==> flow/design.v <==
`timescale 1ns / 1ps
`default_nettype none
module CP0(
	input wire clk,
	input wire reset,
	input wire [4:0] A1,
	input wire [4:0] A2,
	input wire [31:0] DIn,
	input wire [31:0] PC,
	input wire [6:2] ExcCode,
	input wire [15:10] HWInt,
	input wire WE,
	input wire EXLSet,
	input wire EXLClr,
	input wire BD,
	output wire IntReq,
	output wire [31:0] EPC,
	output wire [31:0] DOut	
    );
	wire interrupt, exception;
	reg [15:10] SR_im;
	reg exl, ie;
	wire [31:0] reg_SR = {16'b0, SR_im, 8'b0, exl, ie};
	reg reg_BD;
	reg [15:10] reg_HWInt;
	reg [6:2] reg_ExcCode;
	wire [31:0] reg_Cause = {reg_BD, 15'b0, reg_HWInt, 3'b0, reg_ExcCode, 2'b0};
	reg [31:0] reg_EPC;
	assign EPC = reg_EPC;
	reg	[31:0] PRID;
	assign interrupt = (|(HWInt & SR_im)) & ie & !exl;
	assign exception = (ExcCode > 5'd0);
	assign IntReq = interrupt || exception;
	assign DOut = (A1 == 12) ? reg_SR :
				  (A1 == 13) ? reg_Cause :
				  (A1 == 14) ? reg_EPC :
				  (A1 == 15) ? PRID : 0;
	always @(posedge clk)begin
		if(reset)begin
			SR_im <= 0;
			exl <= 0;
			ie <= 0;
			reg_BD <= 0;
			reg_HWInt <= 0;
			reg_ExcCode <= 0;
			reg_EPC <= 0;
			PRID <= 0;
		end
		else begin
			if(WE)begin
				case(A2)
					12:	{SR_im, exl, ie} <= {DIn[15:10], DIn[1:0]};
					14:	reg_EPC <= {DIn[31:2], 2'b00};
					default:	PRID <= 32'h19373385;
				endcase
			end
			else begin
				if(EXLSet)begin
					exl <= 1'b1;
				end
				if(EXLClr)begin
					exl <= 1'b0;
				end
				if(exl == 0)begin
					reg_BD <= BD;
					reg_HWInt <= HWInt;
					reg_ExcCode <= ExcCode;
					reg_EPC	<= (BD) ? ({PC[31:2], 2'b00} - 4) : ({PC[31:2], 2'b00});
				end
			end
		end
	end
	initial begin
		SR_im <= 0;
		exl <= 0;
		ie <= 0;
		reg_BD <= 0;
		reg_HWInt <= 0;
		reg_ExcCode <= 0;
		reg_EPC <= 0;
		PRID <= 0;
	end
endmodule
== Reports on CP0 ==
What the tools print for CP0, step after step.
Line numbers count from 1 in the design file above.
Operators carry their Yosys type and port widths (W data, S select, Z words).
Cell names lack the library's common part.
A cell with - has no value.
Inputs
  top module: CP0
  clock input: clk
  standard-cell library: sky130hd
  timing corner: tt_025C_1v80

== Elaborated design ==
Yosys after proc, flatten, opt, wreduce and memory -nomap, before mapping. Memory bits, and registers merged into a memory's read port (data or address), are not among the register bits. Print and check cells are not counted. Equal cells are merged and count once.
Bit counts
  flip-flop bits (word level): 53
  bits in latches: 0
  bits in writable memories: 0
  bits in read-only memories: 0
  word width x clocked read ports: 0
  memories: 0
  input port bits: 91
  output and inout port bits: 65
  elaborated cells: 47
Cells by class
  add/subtract/negate cells: 1
  multiply operators: 0
  div/mod/pow operators: 0
  magnitude comparators: 1
  equality and inequality tests: 9
  shift operators: 0
  muxes and demuxes: 12
  bitwise operators: 6
  reduce/logical cells: 10
Operator list (count)
  $mux W32: 7
  $sub A32 B3 Y32 const B: 1
  $eq A5 B4 Y1 const B: 6
  $mux W29: 1
  $reduce_and A2 Y1: 5
  $and A6 B6 Y6: 1
  $reduce_or A6 Y1: 1
  $gt A5 B1 Y1 const B: 1
  $ne A2 B1 Y1 const B: 2
  $mux W1: 4
  $not A1 Y1: 3
  $reduce_bool A3 Y1: 1
  $and A1 B1 Y1: 2
  $ne A2 B2 Y1 const B: 1
  $reduce_or A2 Y1: 1
  $logic_or A1 B1 Y1: 1
  $logic_not A1 Y1: 1

== Logic depth ==
Longest topological path by Yosys (ltp), each cell counted once; first at word level (registers and memories cut), then after technology mapping (sequential cells cut; the memories' decode and read muxes count).
Depth
  word-level depth: 5
  ABC_AREA: 0
  depth in mapped cells: 8
  depth with buffers taken out: 7

== After synthesis ==
Yosys stat after the flow's synthesis: flattened, memories mapped to cells. It holds for the ABC_AREA given above (unset counts as 0); a run with the other value may have another netlist.
Cells by type (count)
  dfxtp_1: 51
  a21oi_1: 44
  nand2_1: 49
  or3_1: 19
  a21o_1: 15
  mux2i_1: 11
  o21ai_0: 21
  xnor2_1: 11
  nor2_1: 23
  o211ai_1: 11
  and3_1: 13
  clkbuf_1: 19
  a22oi_1: 9
  a31oi_1: 9
  a22o_1: 6
  xor2_1: 6
  a211oi_1: 6
  nor3_1: 9
Not listed: further types 42, cells in them 82.
Mapped netlist
  standard cells after synthesis: 414
  chip area (Yosys): 3238.1 um^2
  sequential area: 1021.0 um^2
  flip-flop cells: 51

== Timing after synthesis ==
Path of least setup slack by OpenSTA after synthesis, without wires, with an ideal clock, recovery checks aside; 20% of the period is set as input and as output delay. Where synthesis merged equal registers, the netlist keeps one of their names.
Timing path after synthesis
  kind: in2out
  start: input port A1[3]
  end: output port DOut[16]
  clock period: 2.16 ns
  external output delay: 0.432 ns
  launch time at the first pin: 0.432 ns
  arrival: 1.827 ns
  data required time: 1.728 ns
  slack: -0.099 ns
  delay of the path: 1.395 ns
  stages: 6
  path buffers: 2
  synthesis period reached: 2.259 ns
"delay of the path" = arrival - input delay + setup time.
At an output port there is no setup time.
"stages": output pins that drive a net of the path, with the launching flip-flop's if there is one; two outputs of one cell count as two.
"synthesis period reached" = period - worst setup slack (recovery checks aside). The figure is calculated, with input and output delays left at 20% of the set period.
The rows between start and end are the longest chain of elaborated cells between them; the timing report does not say that the signal goes this way. Where chains are equally long, one stands for them.
A line is the first line of the expression or statement that the cell stems from. Yosys adds cells for indexed reads and writes and turns some case tables into memories.
On the way, after synthesis
  cell sequence: nand2_1 -> nor3b_1 -> and2_1 -> clkbuf_1 -> clkbuf_1 -> a21o_1
  cells in the longest elaborated chain: 5
  elaborated cells between the ends (all ways): 8
Ends and longest elaborated chain, after synthesis
  from (decl): RTL line 6  | input wire [4:0] A1,
  $eq A5 B4 Y1: RTL line 37  | (A1 == 15) ? PRID : 0;
  $mux W29: RTL line 37
  $mux W32: RTL line 36  | (A1 == 14) ? reg_EPC :
  $mux W32: RTL line 35  | (A1 == 13) ? reg_Cause :
  $mux W32: RTL line 34  | assign DOut = (A1 == 12) ? reg_SR :
  to (decl): RTL line 18  | output wire [31:0] DOut

== Path in the finished layout ==
Path of least setup slack in the final report of flow run B (OpenROAD, finished layout, wires in). Where an end is a register, its clock arrival counts in the times.
Timing path after layout
  kind: in2out
  start: input port A1[2]
  end: output port DOut[18]
  clock period: 2.94 ns
  external output delay: 0.59 ns
  launch time at the first pin: 0.59 ns
  arrival: 2.60 ns
  data required time: 2.35 ns
  slack: -0.25 ns
  stages: 8
  path buffers: 4
The rows between start and end are the longest chain of elaborated cells between them; the timing report does not say that the signal goes this way. Where chains are equally long, one stands for them.
On the way, after layout
  cell sequence: clkdlybuf4s50_1 -> nand2_2 -> nor3b_4 -> buf_4 -> and3_4 -> buf_8 -> a21o_1 -> clkdlybuf4s50_1
  cells in the longest elaborated chain: 5
  elaborated cells between the ends (all ways): 8
Ends and longest elaborated chain, after layout
  from (decl): RTL line 6  | input wire [4:0] A1,
  $eq A5 B4 Y1: RTL line 37  | (A1 == 15) ? PRID : 0;
  $mux W29: RTL line 37
  $mux W32: RTL line 36  | (A1 == 14) ? reg_EPC :
  $mux W32: RTL line 35  | (A1 == 13) ? reg_Cause :
  $mux W32: RTL line 34  | assign DOut = (A1 == 12) ? reg_SR :
  to (decl): RTL line 18  | output wire [31:0] DOut

Wiki page: CP0 / flow data

Stored flow runs of CP0 (2 of them; Yosys, OpenROAD, sky130hd). They differ in their settings and are not a sequence. Constraints: input delay and output delay 20% of the set period each, output load 0.01 pF.
By "achieved clock period (ns)" is meant the clock period of the run minus its worst setup slack. This is arithmetic on one report: input and output delays are still those of the set period (20% each).
"worst setup path time (ns)" is the time allowed to the run's worst setup path (the clock period less input and output delay, where it has them) less its slack. Clock arrival times count: a late capture clock shortens it, a late launch clock lengthens it.
By "finish__power__total" is meant OpenSTA's value without simulated activity: inputs other than the clock are taken to toggle once in ten clock periods, and the tool carries that through the logic.

settings of flow run A
{
  "period_ns": 1.42,
  "CORE_UTILIZATION": 47,
  "SETUP_SLACK_MARGIN": 0.29,
  "PLACE_DENSITY_LB_ADDON": 0.23,
  "CORE_ASPECT_RATIO": 1.94,
  "TNS_END_PERCENT": 90,
  "CTS_CLUSTER_SIZE": 32,
  "CAP_MARGIN": 35,
  "MAX_ROUTING_LAYER": "met5",
  "CORE_MARGIN": 2,
  "SLEW_MARGIN": 20
}
report of flow run A: did not finish, cts, DPL-0038

settings of flow run B
{
  "period_ns": 2.94,
  "CORE_UTILIZATION": 52,
  "SETUP_SLACK_MARGIN": -0.28,
  "PLACE_DENSITY_LB_ADDON": 0.21,
  "HOLD_SLACK_MARGIN": 0.1,
  "CORE_ASPECT_RATIO": 0.85,
  "CORE_MARGIN": 3,
  "GPL_TIMING_DRIVEN": 0,
  "CTS_CLUSTER_DIAMETER": 106,
  "SLEW_MARGIN": 20,
  "CAP_MARGIN": 20
}
report of flow run B
yosys chip area after synthesis (um^2): 3238.1
finish__design__die__area: 7213.2
finish__design__instance__area__stdcell: 5106.1
finish__design__instance__utilization: 0.8824
finish__timing__setup__ws: -0.248
finish__timing__setup__tns: -4.128
finish__timing__hold__ws: 0.462
finish__power__total: 1.833e-03
achieved clock period (ns): 3.188
worst setup path time (ns): 2.01
worst setup path kind: in2out
